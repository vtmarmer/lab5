==> flow/design.v <==
`default_nettype none
module Multiplexer
    #(parameter WIDTH= 8)
    (input logic [WIDTH-1:0] I,
     input logic [$clog2(WIDTH)-1:0] S,
     output logic Y);
     assign Y= I[S];
endmodule : Multiplexer
module Mux2to1
    #(parameter WIDTH= 8)
    (input logic [WIDTH-1:0] I0, I1,
     input logic S,
     output logic [WIDTH-1:0] Y);
     assign Y= (S) ? I1 : I0;
endmodule : Mux2to1
module MagComp
    #(parameter WIDTH= 8)
    (input logic [WIDTH-1:0] A, B,
     output logic AgtB, AeqB, AltB);
    assign AgtB= (A > B);
    assign AeqB= (A == B);
    assign AltB= (A < B);
endmodule : MagComp
module Decoder
    #(parameter WIDTH= 8)
    (input logic [$clog2(WIDTH)-1:0] I,
     input logic en,
     output logic [WIDTH-1:0] D);
    assign D= (en) ? (1 << I) : 0;
endmodule : Decoder
module Adder
    #(parameter WIDTH= 16)
    (input logic [WIDTH-1:0] A, B,
     input logic Cin,
     output logic [WIDTH-1:0] S,
     output logic Cout);
    logic [WIDTH:0] tmp, tmp1;
    assign S= A + B;
    assign tmp = A + B + Cin;
    assign Cout= tmp[WIDTH];
endmodule : Adder
module Register
  #(parameter WIDTH=8)
  (input  logic [WIDTH-1:0] D,
   input  logic             en, clear, clock,
   output logic [WIDTH-1:0] Q);
  always_ff @(posedge clock)
    if (en)
      Q <= D;
    else if (clear)
      Q <= 0;
endmodule : Register
module ShiftRegister
    #(parameter WIDTH=8)
    (input logic [WIDTH-1:0] D,
     input logic en, left, load, clk,
     output logic [WIDTH-1:0] Q);
    always_ff @(posedge clk) begin
        if(en) begin
            if(load)
                Q <= D;
            else
                Q <= left ? (Q << 1) : (Q >> 1);
        end
    end
endmodule : ShiftRegister
module Counter
    #(parameter WIDTH=8)
    (input logic [WIDTH-1:0] D,
     input logic en, clear, load, up, clock,
     output logic [WIDTH-1:0] Q);
    always_ff @(posedge clock) begin
        unique casez({en,clear,load})
            3'b11?: Q <= 'b0;
            3'b101: Q <= D;
            3'b100: Q <= up ? (Q+1) : (Q-1);
            3'b0??: Q <= Q;
        endcase
    end
endmodule : Counter
module BarrelShiftRegister
    #(parameter WIDTH=8)
    (input logic [WIDTH-1:0] D,
     input logic [1:0] by,
     input logic en, load, clk,
     output logic [WIDTH-1:0] Q);
    always_ff @(posedge clk) begin
        if(en) begin
            if(load)
                Q <= D;
            else
                Q <= Q << by;
        end
    end
endmodule : BarrelShiftRegister
module Memory
    #(parameter DW=16,
                W=256,
                AW= $clog2(W))
    (input logic re, we, clk,
     input logic[AW-1:0] addr,
     inout tri [DW-1:0] Data);
    logic [DW-1:0] M[W];
    logic [DW-1:0] out;
    assign Data= re ? out : 'bz;
    always_ff @ (posedge clk)
        if(we)
            M[addr] <= Data;
    always_comb
        out= M[addr];
endmodule : Memory
## Step by step through the tools: ShiftRegister

Tool output for the design above, in the order of the flow.
Lines are those of the file above, counted from 1.
Operators: Yosys type, input widths -> output width; for muxes data width and select width s.
Not given: n/a

| design | value |
|---|---|
| top | ShiftRegister |
| clock port | clk |
| library | sky130hd |
| corner | tt_025C_1v80 |

## Word-level counts

Counts by Yosys on the flattened word-level netlist (proc, flatten, opt, wreduce; memories kept). Register bits leave out memories and registers merged into their read ports (data or address); mux counts leave out enables and synchronous resets folded into registers. Print and check cells are left out. Cells with the same type and inputs are merged into one.

| bit counts | value |
|---|---|
| register bits after elaboration | 8 |
| latch bits | 0 |
| RAM bits | 0 |
| bits in read-only memories | 0 |
| word width x clocked read ports | 0 |
| memories kept | 0 |
| bits of input ports | 12 |
| output and inout port bits | 8 |
| word-level cells | 3 |

| operators by class | value |
|---|---|
| add/sub/neg operators | 0 |
| multipliers | 0 |
| divide/modulo/power cells | 0 |
| order comparisons | 0 |
| eq/ne operators | 0 |
| shift operators | 0 |
| muxes and demuxes | 2 |
| bitwise logic cells | 0 |
| reductions and logical operators | 0 |

Operators by type and width:

| operator | count |
|---|---|
| $mux 8 | 2 |

## Depth

Yosys ltp: most cells in a row. Word level: on the elaborated netlist, between registers, memories and ports. Mapped: between sequential cells and ports; inverters and the memories' decode and read muxes count.

| depth | value |
|---|---|
| word-level depth | 2 |
| ABC_AREA | 0 |
| gate-level depth with buffers | 3 |
| mapped depth without buffers | 2 |

## After synthesis

Source: synth_stat.txt of the flow (Yosys; design flattened, memories mapped). It holds for the ABC_AREA given above (unset counts as 0); a run with the other value may have another netlist.

| synthesis totals | value |
|---|---|
| cells in the netlist | 33 |
| synthesis area | 405.4 um^2 |
| sequential part of the area | 240.2 um^2 |
| flip-flop cells | 8 |
| buffer cells | 2 |

Cell types:

| type | count | total area (um^2) |
|---|---|---|
| sky130_fd_sc_hd__edfxtp_1 | 8 | 240.23 |
| sky130_fd_sc_hd__mux2i_1 | 6 | 60.058 |
| sky130_fd_sc_hd__nand2_1 | 8 | 30.029 |
| sky130_fd_sc_hd__o21ai_1 | 5 | 25.024 |
| sky130_fd_sc_hd__buf_6 | 2 | 22.522 |
| sky130_fd_sc_hd__a22o_2 | 1 | 10.01 |
| sky130_fd_sc_hd__o21ai_2 | 1 | 8.758 |
| sky130_fd_sc_hd__o21ai_0 | 1 | 5.005 |
| sky130_fd_sc_hd__nor2_1 | 1 | 3.754 |

## Path before layout

Path of least setup slack by OpenSTA after synthesis, without wires, with an ideal clock, recovery checks aside; 20% of the period is set as input and as output delay. Where synthesis merged equal registers, the netlist keeps one of their names.

| path after synthesis | value |
|---|---|
| kind | register -> register |
| start | register Q[1] |
| end | register Q[0] |
| clock period | 1.42 ns |
| setup time | 0.257 ns |
| launch time at the first pin | 0.000 ns |
| arrival | 0.661 ns |
| required time | 1.163 ns |
| slack | 0.503 ns |
| delay of the path | 0.918 ns |
| stages on the path | 2 |
| buffers on the path | 0 |
| synthesis period reached | 0.917 ns |

"delay of the path" = arrival - input delay + setup time.
"stages on the path" counts driving pins, that of a launching flip-flop among them; a cell with two outputs on the path counts twice.
"synthesis period reached" is the clock period less the worst setup slack; recovery checks do not enter. This is arithmetic on one report: input and output delays are still those of the set period (20% each).
Between the ends stands the longest chain of elaborated cells between them, by number of cells; it is not shown to be the way that was timed. Of several equally long chains one is given.
Each line given opens the expression or statement behind the cell; cells for indexed reads and writes are added by Yosys, which also makes memories of some case tables.

| on the way, after synthesis | value |
|---|---|
| cell sequence | sky130_fd_sc_hd__edfxtp_1 -> sky130_fd_sc_hd__a22o_2 |
| length of the longest elaborated chain | 2 |
| elaborated cells on any way between the ends | 2 |
| source lines of those cells | 2 |
| classes of those cells | mux: 2 |

RTL lines, path after synthesis:

| what | line | source |
|---|---|---|
| from (decl) | 57 | `output logic [WIDTH-1:0] Q);` |
| from (assign) | 61 | `Q <= D;` |
| from (assign) | 63 | `Q <= left ? (Q << 1) : (Q >> 1);` |
| $mux 8 | 63 |  |
| $mux 8 | 60 | `if(load)` |
| to (assign) | 61 |  |
| to (assign) | 63 |  |
| to (decl) | 57 |  |

ShiftRegister through Yosys and OpenROAD on sky130hd: 2 stored runs, unordered, with their settings. The constraints put input and output delay at 20% of the set period each and load the outputs with 0.01 pF.

#### Run 1

| setting | value |
|---|---|
| period_ns | `1.4` |
| CORE_UTILIZATION | `49` |
| SETUP_SLACK_MARGIN | `0.29` |
| PLACE_DENSITY | `0.65` |
| CORE_ASPECT_RATIO | `1.42` |
| CORE_MARGIN | `3` |
| CELL_PAD_IN_SITES_GLOBAL_PLACEMENT | `1` |
| ABC_AREA | `0` |
| GPL_ROUTABILITY_DRIVEN | `1` |
| CTS_CLUSTER_SIZE | `27` |
| CTS_CLUSTER_DIAMETER | `372` |
| SLEW_MARGIN | `20` |
| MAX_ROUTING_LAYER | `met5` |
| CAP_MARGIN | `20` |

Stopped before the end: floorplanning reported PDN-0185.

#### Run 2

| setting | value |
|---|---|
| period_ns | `1.43` |
| CORE_UTILIZATION | `59` |
| SETUP_SLACK_MARGIN | `0.19` |
| PLACE_DENSITY_LB_ADDON | `0.04` |
| TNS_END_PERCENT | `60` |
| CTS_CLUSTER_SIZE | `22` |
| CTS_CLUSTER_DIAMETER | `231` |
| SLEW_MARGIN | `5` |
| CAP_MARGIN | `20` |
| CORE_MARGIN | `2` |

Stopped before the end: floorplanning reported PDN-0185.
